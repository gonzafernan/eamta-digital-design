==> flow/design.v <==
module shiftleds(
                 o_led  ,
                 o_led_r,
                 o_led_b,
                 o_led_g,
                 i_sw   ,
                 i_btn  ,
                 i_reset,
                 clock
                 );
   parameter N_LEDS    = 4               ;
   parameter NB_SEL    = 2               ;
   parameter NB_COUNT  = 32             ;
   parameter NB_SW     = 4                ;
   parameter NB_BTN    = 4               ;
   localparam R0       = (2**(NB_COUNT-10))-1  ;
   localparam R1       = (2**(NB_COUNT-9)) -1  ;
   localparam R2       = (2**(NB_COUNT-8)) -1  ;
   localparam R3       = (2**(NB_COUNT-7)) -1  ;
   localparam SEL0     = 2'h0            ;
   localparam SEL1     = 2'h1            ;
   localparam SEL2     = 2'h2            ;
   localparam SEL3     = 2'h3            ;
   output [N_LEDS - 1 : 0] o_led    ;
   output [N_LEDS - 1 : 0] o_led_r  ;
   output [N_LEDS - 1 : 0] o_led_b  ;
   output [N_LEDS - 1 : 0] o_led_g  ;
   input  [NB_SW  - 1 : 0] i_sw     ;
   input  [NB_BTN - 1 : 0] i_btn    ;
   input                   clock    ;
   input                   i_reset  ;
   wire [NB_COUNT - 1 : 0] ref_limit      ;
   reg [NB_COUNT  - 1 : 0] counter        ;
   reg [N_LEDS    - 1 : 0] shiftreg       ;
   reg [N_LEDS    - 1 : 0] flash          ;
   reg [N_LEDS    - 1 : 0] output_fn      ;
   wire                    init           ;
   wire                    reset          ;
   reg    [NB_BTN - 1 : 0] btn_prev_state ;
   reg    [NB_BTN - 1 : 0] btn_state      ;
   assign reset     =  ~i_reset;
   assign init      =  i_sw[0];
   assign ref_limit = (i_sw[(NB_SW-1)-1 -: NB_SEL]==SEL0) ? R0 :
                      (i_sw[(NB_SW-1)-1 -: NB_SEL]==SEL1) ? R1 :
                      (i_sw[(NB_SW-1)-1 -: NB_SEL]==SEL2) ? R2 : R3;
   always@(posedge clock or posedge reset) begin
      if(reset) begin
         counter  <= {NB_COUNT{1'b0}};
         shiftreg <= {{N_LEDS-1{1'b0}},{1'b1}};
         flash <= {N_LEDS{1'b1}};
         btn_state <= {NB_BTN{1'b0}};
      end
      else if(init) begin
         if(counter>=ref_limit) begin
            counter  <= {NB_COUNT{1'b0}};
            shiftreg <= (i_sw[3]) ? {shiftreg[N_LEDS-2 -: N_LEDS-1],shiftreg[N_LEDS-1]} : {shiftreg[0], shiftreg[N_LEDS-1 -: N_LEDS-1]};
            flash <= ~flash;
         end
         else begin
            counter  <= counter + {{NB_COUNT-1{1'b0}},{1'b1}};
            shiftreg <= shiftreg;
            flash <= flash;
            if (btn_state[0]) begin
                output_fn <= shiftreg;
            end
            else begin
                output_fn <= flash;
            end
         end
         btn_prev_state <= i_btn;                
         if(i_btn[0] && btn_prev_state[0]==1'b0) begin
            btn_state[0] <= ~btn_state[0];       
         end
         else if (i_btn[1] && btn_prev_state[1]==1'b0) begin
            btn_state[NB_BTN-1:1] <= 3'b001;
         end
         else if (i_btn[2] && btn_prev_state[2]==1'b0) begin
            btn_state[NB_BTN-1:1] <= 3'b010;
         end
         else if (i_btn[3] && btn_prev_state[3]==1'b0) begin
            btn_state[NB_BTN-1:1] <= 3'b100;
         end
      end  
      else begin
         counter  <= counter;
         shiftreg <= shiftreg;
         flash <= flash;
      end
   end  
   assign o_led   = btn_state;   
   assign o_led_r = (btn_state[1]==1'b1) ? output_fn : {N_LEDS{1'b0}};
   assign o_led_g = (btn_state[2]==1'b1) ? output_fn : {N_LEDS{1'b0}};
   assign o_led_b = (btn_state[3]==1'b1) ? output_fn : {N_LEDS{1'b0}};
endmodule  
[Step by step through the tools: shiftleds]
What the tools print for shiftleds, step after step.
Line numbers count from 1 in the design file above.
Cell names lack the library's common part.
The mark - stands for no value.
Design
  top: shiftleds
  clock: clock
  library: sky130hd
  corner: tt_025C_1v80

[Word-level counts]
Counts by Yosys on the flattened word-level netlist (proc, flatten, opt, wreduce; memories kept). Register bits leave out memories and registers merged into their read ports (data or address). Print and check cells are left out. Cells with the same type and inputs are merged into one.
Operators by class
  add/sub/neg operators: 1
  multiply operators: 0
  div/mod/pow operators: 0
  $lt $le $gt $ge: 1
  eq/ne operators: 2
  shifts and indexed selects: 0
  multiplexer cells: 12
  bitwise gates (word level): 8
  reductions and logical operators: 11
Operators by type and width (count)
  2-to-1 mux 25 bit: 3
  adder 32 x 1 -> 32 bit (second input constant): 1
  >= comparator 32 x 25 -> 1 bit: 1
  2-to-1 mux 32 bit: 1
  2-to-1 mux 4 bit: 5
  2-to-1 mux 3 bit: 3
  NOT 1 bit: 7
  AND reduction 2 bit: 3
  AND reduction 3 bit: 2
  logical AND 1 bit: 4
  NOT 4 bit: 1
  nonzero test 3 bit: 1
  equality test 2 x 1 -> 1 bit (second input constant): 1
  equality test 2 bit (second input constant): 1
  logical NOT 2 bit: 1
Word-level totals
  register bits after elaboration: 52
  latch bits: 0
  memory bits (writable): 0
  bits in read-only memories: 0
  word width x clocked read ports: 0
  memories: 0
  bits of input ports: 10
  output and inout port bits: 16

[Longest topological paths]
Depth = most cells in a row (Yosys ltp): at word level without a register or memory, in the mapped netlist without a sequential cell, where the memories' decode and read muxes count.
Depth
  depth after elaboration: 7
  ABC_AREA: 0
  depth in mapped cells: 8
  mapped depth without buffers: 6

[Mapped cells and area]
Yosys stat after the flow's synthesis: flattened, memories mapped to cells. It holds for the ABC_AREA given above (unset counts as 0); a run with the other value may have another netlist.
Totals and module areas in this step are rounded.
Cells by type (count)
  dfrtp_1: 39
  edfxtp_1: 8
  dfstp_2: 5
  mux2_2: 10
  and2_1: 14
  xor2_1: 10
  a21oi_1: 15
  nor2_1: 17
  mux2_4: 4
  o31ai_1: 8
  nand2_1: 15
  nand3_1: 11
  ha_1: 4
  nand4_1: 8
  o21ai_0: 9
  or4_1: 6
  nor4_1: 7
  nor4_4: 2
Other cell types: 27; their cells: 60.
Synthesis totals
  standard cells after synthesis: 252
  cell area after synthesis: 2730 µm²
  area of sequential cells: 1350 µm²
  flip-flops: 52
  buffer cells: 8

[Timing after synthesis]
OpenSTA on the mapped netlist: ideal clock, no wires. The path of least setup slack (recovery checks aside). Input and output delay are each 20% of the period. Register names are those of the netlist, which keeps one name where synthesis merged equal registers.
Timing path after synthesis
  path type: in2reg
  start point: in i_sw[1]
  end point: reg output_fn[0]
  clock period: 3.62 ns
  external input delay: 0.724 ns
  time at the first pin: 0.724 ns
  arrival: 1.975 ns
  setup slack: 1.364 ns
  path delay: 1.533 ns
  stages on the path: 6
  buffers on the path: 0
  synthesis period reached: 2.256 ns
"path delay" is the arrival time less input delay plus setup time.
"stages on the path" counts driving pins, that of a launching flip-flop among them; a cell with two outputs on the path counts twice.
"synthesis period reached" = period - worst setup slack (recovery checks aside). The figure is calculated, with input and output delays left at 20% of the set period.
Between the ends stands the longest chain of elaborated cells between them, by number of cells; it is not shown to be the way that was timed. Of several equally long chains one is given.
A line is the first line of the expression or statement that the cell stems from. Yosys adds cells for indexed reads and writes and turns some case tables into memories.
On the way, after synthesis
  cell sequence: nand2_1 ha_1 nand3_1 or4_4 nor4_4 nor3b_1
  length of the longest elaborated chain: 7
RTL lines, path after synthesis
  start, declared: line 28  | input  [NB_SW  - 1 : 0] i_sw     ;
  equality test 2 bit: line 45  | (i_sw[(NB_SW-1)-1 -: NB_SEL]==SEL2) ? R2 : R3;
  2-to-1 mux 25 bit: line 45
  2-to-1 mux 25 bit: line 44  | (i_sw[(NB_SW-1)-1 -: NB_SEL]==SEL1) ? R1 :
  2-to-1 mux 25 bit: line 43  | assign ref_limit = (i_sw[(NB_SW-1)-1 -: NB_SEL]==SEL0) ? R0 :
  >= comparator 32 x 25 -> 1 bit: line 54  | if(counter>=ref_limit) begin
  NOT 1 bit
  AND reduction 3 bit
  end, assigned: line 64  | output_fn <= shiftreg;
  end, assigned: line 67  | output_fn <= flash;
  end, declared: line 36  | reg [N_LEDS    - 1 : 0] output_fn      ;

[Path in the finished layout]
Path of least setup slack in the final report of run 1 (OpenROAD, finished layout, wires in). Where an end is a register, its clock arrival counts in the times.
Timing path after layout
  path type: reg2reg
  start point: reg counter[23]
  end point: reg counter[0]
  clock period: 1.33 ns
  time at the first pin: 0.29 ns
  arrival: 2.08 ns
  setup slack: -0.57 ns
  stages on the path: 7
  buffers on the path: 1
Between the ends stands the longest chain of elaborated cells between them, by number of cells; it is not shown to be the way that was timed. Of several equally long chains one is given.
A register here has more assigning lines than the two given.
On the way, after layout
  cell sequence: dfrtp_1 ha_4 nand3_4 or4_4 nor4_4 buf_4 o31ai_2
  length of the longest elaborated chain: 2
RTL lines, path after layout
  start, declared: line 33  | reg [NB_COUNT  - 1 : 0] counter        ;
  start, assigned: line 60  | counter  <= counter + {{NB_COUNT-1{1'b0}},{1'b1}};
  start, assigned: line 85  | counter  <= counter;
  >= comparator 32 x 25 -> 1 bit: line 54  | if(counter>=ref_limit) begin
  2-to-1 mux 32 bit: line 54
  end, assigned: line 60
  end, assigned: line 85
  end, declared: line 33

Appendix: measured runs

Below are 2 stored runs of the flow (Yosys, OpenROAD; platform sky130hd) on shiftleds, each with its settings and what was measured, unordered. Constraints: input delay and output delay 20% of the set period each, output load 0.01 pF.
"achieved period" = clock period - worst setup slack. The figure is calculated, with input and output delays left at 20% of the set period.
"critical setup path time": the worst setup path's part of the clock period (all of it between registers, 20% less for each end at a port) less its slack. A launch clock that arrives late makes it longer, a capture clock that arrives late makes it shorter.
"total power after layout" is the tool's figure for a default switching activity; nothing was simulated.
The measured numbers are rounded.

==> run 1: settings <==
{ "period_ns": 1.33, "CORE_UTILIZATION": 20, "PLACE_DENSITY": 0.35, "CELL_PAD_IN_SITES_DETAIL_PLACEMENT": 0, "TNS_END_PERCENT": 20, "CTS_CLUSTER_DIAMETER": 366, "SLEW_MARGIN": 15, "MAX_ROUTING_LAYER": "met5", "CAP_MARGIN": 20, "CORE_MARGIN": 2 }
==> run 1: results <==
area of the synthesized netlist: 2730 µm²
total die area: 14600 µm²
standard-cell area after routing: 4050 µm²
post-layout utilization: 0.305
setup slack of the critical path: -0.573 ns
total negative slack on setup checks: -18.7 ns
total power after layout: 4360 uW
achieved period: 1.903 ns
critical setup path time: 1.90 ns
kind of the worst setup path: reg2reg

==> run 2: settings <==
{ "period_ns": 2.46, "CORE_UTILIZATION": 35, "SETUP_SLACK_MARGIN": 0.7, "PLACE_DENSITY": 0.37, "CORE_ASPECT_RATIO": 1.58, "TNS_END_PERCENT": 100, "GPL_ROUTABILITY_DRIVEN": 1, "SLEW_MARGIN": 20, "MAX_ROUTING_LAYER": "met5", "CAP_MARGIN": 20, "CORE_MARGIN": 2 }
==> run 2: results <==
area of the synthesized netlist: 2730 µm²
total die area: 8540 µm²
standard-cell area after routing: 3840 µm²
post-layout utilization: 0.505
setup slack of the critical path: 0.520 ns
total negative slack on setup checks: 0.000 ns
total power after layout: 2150 uW
achieved period: 1.940 ns
critical setup path time: 1.45 ns
kind of the worst setup path: in2reg
